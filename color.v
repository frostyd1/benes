==> flow/design.v <==
`timescale 1ns / 1ps
module Priority_4_Encoder(input wire [3:0] in1, output wire [1:0] value);
    wire [1:0] data_2;
    assign value[1] = &(in1[1:0]);
    assign value[0] = data_2[0];
    assign data_2 = value[1] ? in1[3:2] : in1[1:0];
endmodule
`timescale 1ns / 1ps
module color (
    input wire [2:0] mp0, mp1, mp2, mp3, mp4, mp5, mp6, mp7,mn0, mn1, mn2, mn3, mn4, mn5, mn6, mn7, nb0, nb1, nb2, nb3, nb4, nb5, nb6, nb7,
    input clk,
    input areset,
    input start,
    output reg [7:0] ci, co             
);
    reg [1:0] min_port;                  
    wire [1:0] min_port_w;               
    wire [2:0] mt [0:7];
    wire [2:0] mp [0:7];
    wire [2:0] nb [0:7];
    wire [2:0] p_next_w,p_next_w1;
    reg [2:0] p_current;
    reg [3:0] cover_tbl;    
    assign mt[0] = 3'd1;
    assign mt[1] = 3'd0;
    assign mt[2] = 3'd3;
    assign mt[3] = 3'd2;
    assign mt[4] = 3'd5;
    assign mt[5] = 3'd4;
    assign mt[6] = 3'd7;
    assign mt[7] = 3'd6;
    assign mp[0] = mp0;
    assign mp[1] = mp1;
    assign mp[2] = mp2;
    assign mp[3] = mp3;
    assign mp[4] = mp4;
    assign mp[5] = mp5;
    assign mp[6] = mp6;
    assign mp[7] = mp7;
    assign nb[0] = nb0;
    assign nb[1] = nb1;
    assign nb[2] = nb2;
    assign nb[3] = nb3;
    assign nb[4] = nb4;
    assign nb[5] = nb5;
    assign nb[6] = nb6;
    assign nb[7] = nb7;
    assign p_next_w = nb[mt[p_current]];
    assign p_next_w1 = (cover_tbl[p_next_w[2:1]] == 0) ? p_next_w : {min_port,1'b0};
    integer i;
    reg[2:0] current_state, next_state;
    reg END_flag;                          
    parameter IDLE = 3'b000, S1 = 3'b001, S2 = 3'b011, S3 = 3'b010, S4 = 3'b110, CO = 3'b111, ENDING = 3'b101;
    Priority_4_Encoder m4(.in1(cover_tbl),
    .value(min_port_w)
    );
always@(posedge clk or posedge areset)begin
        if(areset)begin
            current_state <= IDLE;
        end
        else begin
            current_state <= next_state;
        end
    end
always@(*)begin
    case(current_state)
        IDLE:begin
            if(start == 1'b1)begin
                next_state = S1;
            end
            else begin
                next_state = IDLE;
            end
        end
        S1:begin
            next_state = S2;
        end
        S2: next_state = S3;
        S3: next_state = S4;
        S4: next_state = CO;
        CO: next_state = ENDING;
        ENDING: next_state = IDLE;
        default: next_state = IDLE;
    endcase
end
always@(posedge clk or posedge areset)begin
    if (areset) begin
            ci <= 8'b000_0000;
            END_flag <= 1'b0;
            p_current <= 3'b000;
            min_port <=3'b000;              
            cover_tbl <= 4'b0000;    
            co <= 8'b0000_0000;     
            END_flag <= 1'b0;  
    end
    else
        begin
            case (next_state)
                IDLE: begin
                    ci <= ci;
                    p_current <= p_current;
                    min_port <= min_port_w;              
                    cover_tbl <= cover_tbl;    
                    co <= co;     
                    END_flag <= 1'b0;   
                end
                S1:begin
                    p_current <= 3'b000;
                    ci[0] <= 1'b1;
                    ci[nb[1]] <= 1'b0;
                    cover_tbl[0] <= 1'b1;
                    cover_tbl[3:1] = 1'b0;
                    min_port <= min_port_w;   
                    co <= co;
                    END_flag <= 1'b0;
                end
                S2, S3, S4: begin
                    p_current <= p_next_w1;
                    ci[p_next_w1] <= 1'b1;
                    ci[mt[p_next_w1]] <= 1'b0;
                    cover_tbl[p_next_w1[2:1]] <= 1'b1;
                    min_port <= min_port_w;
                    co <= co;
                    END_flag <= 1'b0;
                end
                CO: begin
                        for (i=0; i<8; i=i+1) begin
                            co[mp[i]] <= ci[i];
                        end
                        ci <= ci;
                        p_current <= p_current;
                        min_port <= min_port;
                        cover_tbl <= cover_tbl;
                        END_flag <= 1'b0;
                end
                ENDING: begin
                            ci <= ci;
                            p_current <= p_current;
                            min_port <= min_port;
                            cover_tbl <= cover_tbl;
                            END_flag <= 1'b1;
                            co <= co;
                end
                default:begin
                            ci <= ci;
                            p_current <= p_current;
                            min_port <= min_port;
                            cover_tbl <= cover_tbl;
                            END_flag <= END_flag;
                            co <= co;
                end
            endcase
        end
end
endmodule
# Tool chain data of color
# What the tools print for color, step after step.
# Line numbers count from 1 in the design file above.
# Operators carry their Yosys type and port widths (W data, S select, Z words).
# Cell names lack the library's common part.
# Not given: -
# design
design	color
clk_port	clk
cell_library	sky130hd
lib_corner	tt_025C_1v80

# Elaborated design
# Source: Yosys, flattened and elaborated, memories not mapped. Widths are those after wreduce. Registers that Yosys merges into a memory's read port (data or address) are not register bits. Print and check cells do not count. Equal cells are merged and count once.
# word_totals
output_inout_bits	16
ff_bits	28
# op_classes
n_shift	23
mux	11
n_eq	31
logic	36
n_reduce_logical	9
add_sub_neg	12
# op_table
cell	count
$shift A1 B4 Y8 const A	13
$and A8 B8 Y8	11
$or A8 B8 Y8	11
$not A8 Y8	11
$pmux W3 S8	3
$shift A1 B4 Y8	8
$eq A3 B3 Y1 const B	16
$neg A3 Y4	11
$eq A3 B2 Y1 const B	10
$pmux W3 S6	1
$pmux W8 S2	1
$eq A3 B1 Y1 const B	5
$logic_not A3 Y1	5
$pmux W3 S2	1
$mux W3	2
$reduce_or A5 Y1	1
$shift A1 B3 Y4 const A	1
$shiftx A4 B2 Y1	1
$and A4 B4 Y4	1
$or A4 B4 Y4	1
$not A4 Y4	1
$neg A2 Y3	1
$reduce_or A3 Y1	1
$reduce_and A2 Y1	1
$reduce_bool A2 Y1	1
$pmux W1 S2	1
$mux W1	2

# Depth
# Depth = most cells in a row (Yosys ltp): at word level without a register or memory, in the mapped netlist without a sequential cell, where the memories' decode and read muxes count.
# depth
word_depth	19
ABC_AREA	0
mapped_depth	14
mapped_depth_nobuf	12

# Netlist
# Source: synth_stat.txt of the flow (Yosys; design flattened, memories mapped). It holds for the ABC_AREA given above (unset counts as 0); a run with the other value may have another netlist.
# Totals and module areas in this step are rounded.
# mapped
seqArea_um2	800
stdcells	482
area_um2	3700
ffs	32
# by_type
cell_type	count	area_total_um2
dfrtp_1	31	775.744
ha_1	35	437.92
nand2_1	55	206.448
o21ai_0	33	165.158
a21oi_1	30	150.144
mux2i_1	15	150.144
nor3_1	24	120.115
inv_1	29	108.854
a32oi_1	12	105.101
nand2b_1	15	93.84
nor2_1	23	86.333
nand3b_1	10	75.072
a22oi_1	9	67.565
xnor2_1	7	61.309
and2_1	9	56.304
mux2_2	5	56.304
nand3_1	11	55.053
a21boi_0	7	52.55
# Other cell types: 51; their cells: 122.
# The figures by module come from a second, unflattened synthesis with its own total; it is not the netlist above.
# hier_totals
cells_unflattened	491
area_unflattened_um2	3800
# Each row is one instance without its submodules.
# modules
mod	seq_area_um2	cells	instances	area_um2
color	800	487	1	3800
Priority_4_Encoder	0.0	4	1	25

# Path before layout
# Path of least setup slack by OpenSTA after synthesis, without wires, with an ideal clock, recovery checks aside; 20% of the period is set as input and as output delay. Where synthesis merged equal registers, the netlist keeps one of their names.
# synth_timing
path_kind	in2reg
startpoint	in nb6[1]
endpoint	reg ci[2]
n_path_buf	0
driving_pins	12
setup_time_ns	0.086
required_ns	5.214
setup_slack_ns	1.349
launch_ns	1.060
arrival_time_ns	3.865
clock_period_ns	5.3
path_delay_ns	2.891
in_delay_ns	1.060
synth_period_reached_ns	3.951
# "path_delay_ns" is the arrival time less input delay plus setup time.
# "driving_pins": output pins that drive a net of the path, with the launching flip-flop's if there is one; two outputs of one cell count as two.
# "synth_period_reached_ns" is the clock period less the worst setup slack; recovery checks do not enter. This is arithmetic on one report: input and output delays are still those of the set period (20% each).
# At most two assigning lines are given for a register; there are more.
# Where a signal picks the word or bit written, the line may be left out of the assigning lines.
# synth_between
cell_sequence	mux2i_1 -> mux4_2 -> nor2_2 -> mux2i_1 -> and2_1 -> o21ai_2 -> ha_1 -> nor2b_1 -> nor4bb_1 -> a311o_1 -> or4b_1 -> a32oi_1
# synth_lines
item	line	text
start: declaration	10	input wire [2:0] mp0, mp1, mp2, mp3, mp4, mp5, mp6, mp7,mn0, mn1, mn2, mn3, mn4, mn5, mn6, mn7, nb0, nb1, nb2, ...
end: assignment	100	ci <= ci;
end: assignment	130	ci <= ci;
end: declaration	14	output reg [7:0] ci, co
# Chain of elaborated cells between the ends: none given.

# Worst path after layout
# From the final timing report of job 1: the path of least setup slack in the routed layout; clock arrival at registers is part of the times.
# layout_timing
path_kind	reg2reg
startpoint	reg p_current[1]
endpoint	reg ci[2]
launch_ns	0.27
required_ns	3.70
setup_slack_ns	0.21
arrival_time_ns	3.49
clock_period_ns	3.51
setup_time_ns	0.08
driving_pins	12
n_path_buf	0
# At most two assigning lines are given for a register; there are more.
# Where a signal picks the word or bit written, the line may be left out of the assigning lines.
# layout_between
cell_sequence	dfrtp_2 -> mux2i_1 -> mux4_2 -> or2_4 -> o2111a_2 -> o21ai_4 -> ha_4 -> nor2b_4 -> nor4bb_2 -> a311o_1 -> or4b_1 -> a32oi_1
# layout_lines
item	line	text
start: declaration	22	reg [2:0] p_current;
start: assignment	101	p_current <= p_current;
start: assignment	118	p_current <= p_next_w1;
end: assignment	100	ci <= ci;
end: assignment	130	ci <= ci;
end: declaration	14	output reg [7:0] ci, co
# Chain of elaborated cells between the ends: none given.

# Record of 2 stored runs of the RTL-to-layout flow on color, platform sky130hd. The runs are unordered. Constraints: input delay and output delay 20% of the set period each, output load 0.01 pF.
# By "achieved_period_ns" is meant the clock period of the run minus its worst setup slack. This is arithmetic on one report: input and output delays are still those of the set period (20% each).
# "worst_path_time_ns" is the time allowed to the run's worst setup path (the clock period less input and output delay, where it has them) less its slack. Clock arrival times count: a late capture clock shortens it, a late launch clock lengthens it.
# Results are given in rounded form.
# Among the settings, - means not set for that run.
run	period_ns	CORE_UTILIZATION	SETUP_SLACK_MARGIN	PLACE_DENSITY_LB_ADDON	CORE_ASPECT_RATIO	CORE_MARGIN	TNS_END_PERCENT	GPL_ROUTABILITY_DRIVEN	CTS_CLUSTER_SIZE	SLEW_MARGIN	MAX_ROUTING_LAYER	CAP_MARGIN	final_setup_ws_ns	die_footprint_um2	achieved_period_ns	synth_chip_area_um2	final_util_pct	layout_stdcell_area_um2	worst_path_time_ns	worst_setup_path_type
job 1	3.51	37	0.48	0.13	1.2	10	15	0	15	20	met5	20	0.21	15000	3.299	3700	51	5000	3.30	reg2reg
job 2	2.2	40	-	-	-	2	-	-	-	20	-	20	-1.1	10000	3.293	3700	68	6200	3.29	reg2reg
